==> flow/design.v <==
module sync_fifo(
    input sys_clk,
    input sys_rst_n,
    input [7:0] wr_data,
    input wr_en,
    input rd_en,
    output reg [7:0] rd_data,
    output reg empty,
    output reg full 
);
parameter WIDTH = 8 ;
parameter ADDRSIZE = 3;
parameter DEPTH = 1 << ADDRSIZE ;
reg [ADDRSIZE-1:0] wr_addr ;
reg [ADDRSIZE-1:0] rd_addr ;
reg [WIDTH-1:0] mem [DEPTH-1:0];
reg [DEPTH-1:0] count;
always @(posedge sys_clk or negedge sys_rst_n) begin
    if (!sys_rst_n)
        rd_data <= 0;
    else if(rd_en && empty==0)
        rd_data <= mem[rd_addr];
end
always @(posedge sys_clk ) begin
    if(wr_en && full==0)
    mem[wr_addr] <= wr_data;
end
always @(posedge sys_clk or negedge sys_rst_n) begin
    if(!sys_rst_n)
        rd_addr <= 0;
    else if (rd_en && empty == 0)
        rd_addr <= rd_addr + 1 ;
end
always@ (posedge sys_clk or negedge sys_rst_n) begin
    if(!sys_rst_n)
        wr_addr <= 0;
    else if (wr_en && full == 0)
        wr_addr <= wr_addr + 1 ;
end
always @(posedge sys_clk or negedge sys_rst_n) begin
    if(!sys_rst_n)
        count <= 0;
    else begin
        case({wr_en,rd_en})
            2'b00:count <= count;
            2'b01:
                if (count != 0)
                count <= count -1;
            2'b10:
                if (count != (DEPTH-1))
                count <= count +1;
            2'b11:count <= count;
        endcase
    end
end
always@(count) begin
    if (count == 0)
        empty <= 1;
    else
        empty = 0;
end
always@(count) begin
    if (count == (DEPTH -1))
        full <= 1;
    else
        full = 0;
end
endmodule
**Tool chain data of sync_fifo**

Tool output for the design above, in the order of the flow.
Lines are those of the file above, counted from 1.
Operators carry their Yosys type and port widths (W data, S select, Z words).
Cell names lack the library's common part.
The mark n/a stands for no value.

- Top: sync_fifo
- Clock port: sys_clk
- Cell library: sky130hd
- Timing corner: tt_025C_1v80

**Word level**

Counts by Yosys on the flattened word-level netlist (proc, flatten, opt, wreduce; memories kept). Register bits leave out memories and registers merged into their read ports (data or address). Print and check cells are left out. Cells with the same type and inputs are merged into one.
Yosys's memory passes give these memory sizes; they may raise the number of words (mostly to a power of two), join words into wider ones and drop unused or constant bits.

- $add $sub $neg: 4
- Equal/unequal tests: 6
- Mux-type cells: 8
- Bitwise gates (word level): 2
- Reduce/logical cells: 7

Operator list:

| kind | count |
|---|---|
| $mux W8 | 3 |
| $pmux W8 S2 | 1 |
| $add A8 B1 Y8 const B | 1 |
| $sub A8 B1 Y8 const B | 1 |
| $eq A8 B3 Y1 const B | 1 |
| $ne A8 B3 Y1 const B | 1 |
| $logic_not A8 Y1 | 1 |
| $reduce_bool A8 Y1 | 1 |
| $add A3 B1 Y3 const B | 2 |
| $ne A2 B2 Y1 const B | 2 |
| $reduce_and A3 Y1 | 1 |
| $mux W3 | 1 |
| $mux W1 | 3 |
| $logic_and A1 B1 Y1 | 2 |
| $not A1 Y1 | 2 |
| $eq A2 B1 Y1 const B | 1 |
| $eq A2 B2 Y1 const B | 1 |
| $reduce_bool A2 Y1 | 1 |
| $logic_not A1 Y1 | 1 |

- Register bits: 14
- Bits in writable memories: 64
- Clocked read ports x word width: 8
- Memories: 1

Memories:

| name | depth | width | read ports | wr ports | line | text |
|---|---|---|---|---|---|---|
| mem | 8 | 8 | 1 | 1 | 16 | `reg [WIDTH-1:0] mem [DEPTH-1:0];` |

**Longest topological paths**

Depth = most cells in a row (Yosys ltp): at word level without a register or memory, in the mapped netlist without a sequential cell, where the memories' decode and read muxes count.

- Depth after elaboration: 5
- ABC_AREA: 0
- Gate-level depth with buffers: 8

**Mapped cells and area**

Source: synth_stat.txt of the flow (Yosys; design flattened, memories mapped). It holds for the ABC_AREA given above (unset counts as 0); a run with the other value may have another netlist.

Cells by type:

| type | count | total area (um^2) |
|---|---|---|
| edfxtp_1 | 64 | 1.92E+03 |
| dfrtp_1 | 22 | 550.528 |
| mux4_2 | 16 | 360.346 |
| ha_1 | 8 | 100.096 |
| mux2i_1 | 9 | 90.086 |
| xnor2_1 | 8 | 70.067 |
| mux2_1 | 5 | 56.304 |
| nand2_1 | 13 | 48.797 |
| o21ai_0 | 9 | 45.043 |
| mux2_2 | 3 | 33.782 |
| nor2_1 | 8 | 30.029 |
| xor2_1 | 3 | 26.275 |
| nor3_1 | 5 | 25.024 |
| a21oi_1 | 4 | 20.019 |
| fa_1 | 1 | 20.019 |
| nor2_8 | 1 | 20.019 |
| nand2b_1 | 3 | 18.768 |
| a211oi_1 | 2 | 15.014 |

Other cell types: 15; their cells: 26.

- Cell count: 210
- Mapped area: 3,614.7 um^2
- Area of sequential cells: 2,472.4 um^2
- Flip-flops: 86

**Worst setup path after synthesis**

OpenSTA on the mapped netlist: ideal clock, no wires. The path of least setup slack (recovery checks aside). Input and output delay are each 20% of the period. Register names are those of the netlist, which keeps one name where synthesis merged equal registers.

- Path type: input port to flip-flop
- Start point: in rd_en
- End point: reg count[6]
- Clock period: 2,700 ps
- Input delay: 540 ps
- Setup time: 125 ps
- Launch time at the first pin: 540 ps
- Arrival time: 2,178 ps
- Data required time: 2,575 ps
- Setup slack: 398 ps
- Path delay: 1,763 ps
- Stages on the path: 8
- Buffers on the path: 0
- Synthesis period reached: 2,302 ps

"path delay" = arrival - input delay + setup time.
"stages on the path": output pins that drive a net of the path, with the launching flip-flop's if there is one; two outputs of one cell count as two.
"synthesis period reached" = period - worst setup slack (recovery checks aside). The figure is calculated, with input and output delays left at 20% of the set period.
Between the ends stands the longest chain of elaborated cells between them, by number of cells; it is not shown to be the way that was timed. Of several equally long chains one is given.
Each line given opens the expression or statement behind the cell; cells for indexed reads and writes are added by Yosys, which also makes memories of some case tables.
A register here has more assigning lines than the two given.

- Path through: inv_1 -> nand2_1 -> fa_1 -> a21o_1 -> a311o_1 -> a21oi_2 -> xnor2_1 -> mux2_2
- Length of the longest elaborated chain: 3
- Elaborated cells between the ends (all ways): 7

RTL lines, path post-synthesis:

| element | line | text |
|---|---|---|
| start, declared | 6 | `input rd_en,` |
| $eq A2 B2 Y1 | 44 | `case({wr_en,rd_en})` |
| $reduce_bool A2 Y1 | n/a |  |
| $reduce_and A3 Y1 | n/a |  |
| end, assigned | 45 | `2'b00:count <= count;` |
| end, assigned | 48 | `count <= count -1;` |
| end, declared | 17 | `reg [DEPTH-1:0] count;` |

**Timing after layout**

From the final timing report of record 1: the path of least setup slack in the routed layout; clock arrival at registers is part of the times.
The path's times are printed in steps of 10 ps; the period is the one set.

- Path type: input port to flip-flop
- Start point: in wr_en
- End point: reg count[6]
- Clock period: 2,460 ps
- Input delay: 490 ps
- Setup time: 110 ps
- Launch time at the first pin: 490 ps
- Arrival time: 2,570 ps
- Data required time: 2,690 ps
- Setup slack: 120 ps
- Stages on the path: 8
- Buffers on the path: 1

Between the ends stands the longest chain of elaborated cells between them, by number of cells; it is not shown to be the way that was timed. Of several equally long chains one is given.
A register here has more assigning lines than the two given.

- Path through: clkdlybuf4s50_1 -> nand2_1 -> fa_1 -> a21o_1 -> a311o_1 -> a21oi_2 -> xnor2_1 -> mux2_2
- Length of the longest elaborated chain: 3
- Elaborated cells between the ends (all ways): 7

RTL lines, path after layout:

| element | line | text |
|---|---|---|
| start, declared | 5 | `input wr_en,` |
| $eq A2 B2 Y1 | 44 | `case({wr_en,rd_en})` |
| $reduce_bool A2 Y1 | n/a |  |
| $reduce_and A3 Y1 | n/a |  |
| end, assigned | 45 | `2'b00:count <= count;` |
| end, assigned | 48 | `count <= count -1;` |
| end, declared | 17 | `reg [DEPTH-1:0] count;` |

Data sheet: physical implementation of sync_fifo

Module sync_fifo, platform sky130hd: 2 stored runs of the flow (Yosys, OpenROAD) with differing settings, in no particular order. Input and output delays are each 20% of the period that was set; the output load is 0.01 pF.
By "clock period achieved" is meant the clock period of the run minus its worst setup slack. This is arithmetic on one report: input and output delays are still those of the set period (20% each).
"critical setup path time": the worst setup path's part of the clock period (all of it between registers, 20% less for each end at a port) less its slack. A launch clock that arrives late makes it longer, a capture clock that arrives late makes it shorter.
By "power consumption" is meant OpenSTA's value without simulated activity: inputs other than the clock are taken to toggle once in ten clock periods, and the tool carries that through the logic.
"critical setup path time" is known to 10 ps.

### Record 1

Settings: `period_ns=2.46`, `CORE_UTILIZATION=49`, `CAP_MARGIN=20`, `CORE_MARGIN=2`, `SLEW_MARGIN=20`

- Yosys chip area after synthesis: 3,614.7 um^2
- Full die area: 8,080.2 um^2
- Standard-cell area after layout: 4,322.9 um^2
- Utilization in the final report: 59.9 %
- Worst setup slack after layout: 124 ps
- Total negative slack on setup checks: 0 ps
- Worst-case hold slack: 484 ps
- Power consumption: 0.005118 W
- Clock period achieved: 2,336 ps
- Critical setup path time: 1,840 ps
- Type of the worst setup path: input port to flip-flop

### Record 2

Settings: `period_ns=2.63`, `CORE_UTILIZATION=56`, `SETUP_SLACK_MARGIN=0.7`, `PLACE_DENSITY_LB_ADDON=0.08`, `CELL_PAD_IN_SITES_DETAIL_PLACEMENT=1`, `GPL_TIMING_DRIVEN=1`, `CTS_CLUSTER_DIAMETER=146`, `CAP_MARGIN=25`, `SLEW_MARGIN=35`, `MIN_ROUTING_LAYER=met2`, `MAX_ROUTING_LAYER=met5`, `CORE_MARGIN=2`

- Yosys chip area after synthesis: 3,614.7 um^2
- Full die area: 7,113.2 um^2
- Standard-cell area after layout: 4,449.3 um^2
- Utilization in the final report: 70.5 %
- Worst setup slack after layout: 577 ps
- Total negative slack on setup checks: 0 ps
- Worst-case hold slack: 502 ps
- Power consumption: 0.005147 W
- Clock period achieved: 2,053 ps
- Critical setup path time: 1,530 ps
- Type of the worst setup path: flip-flop to output port
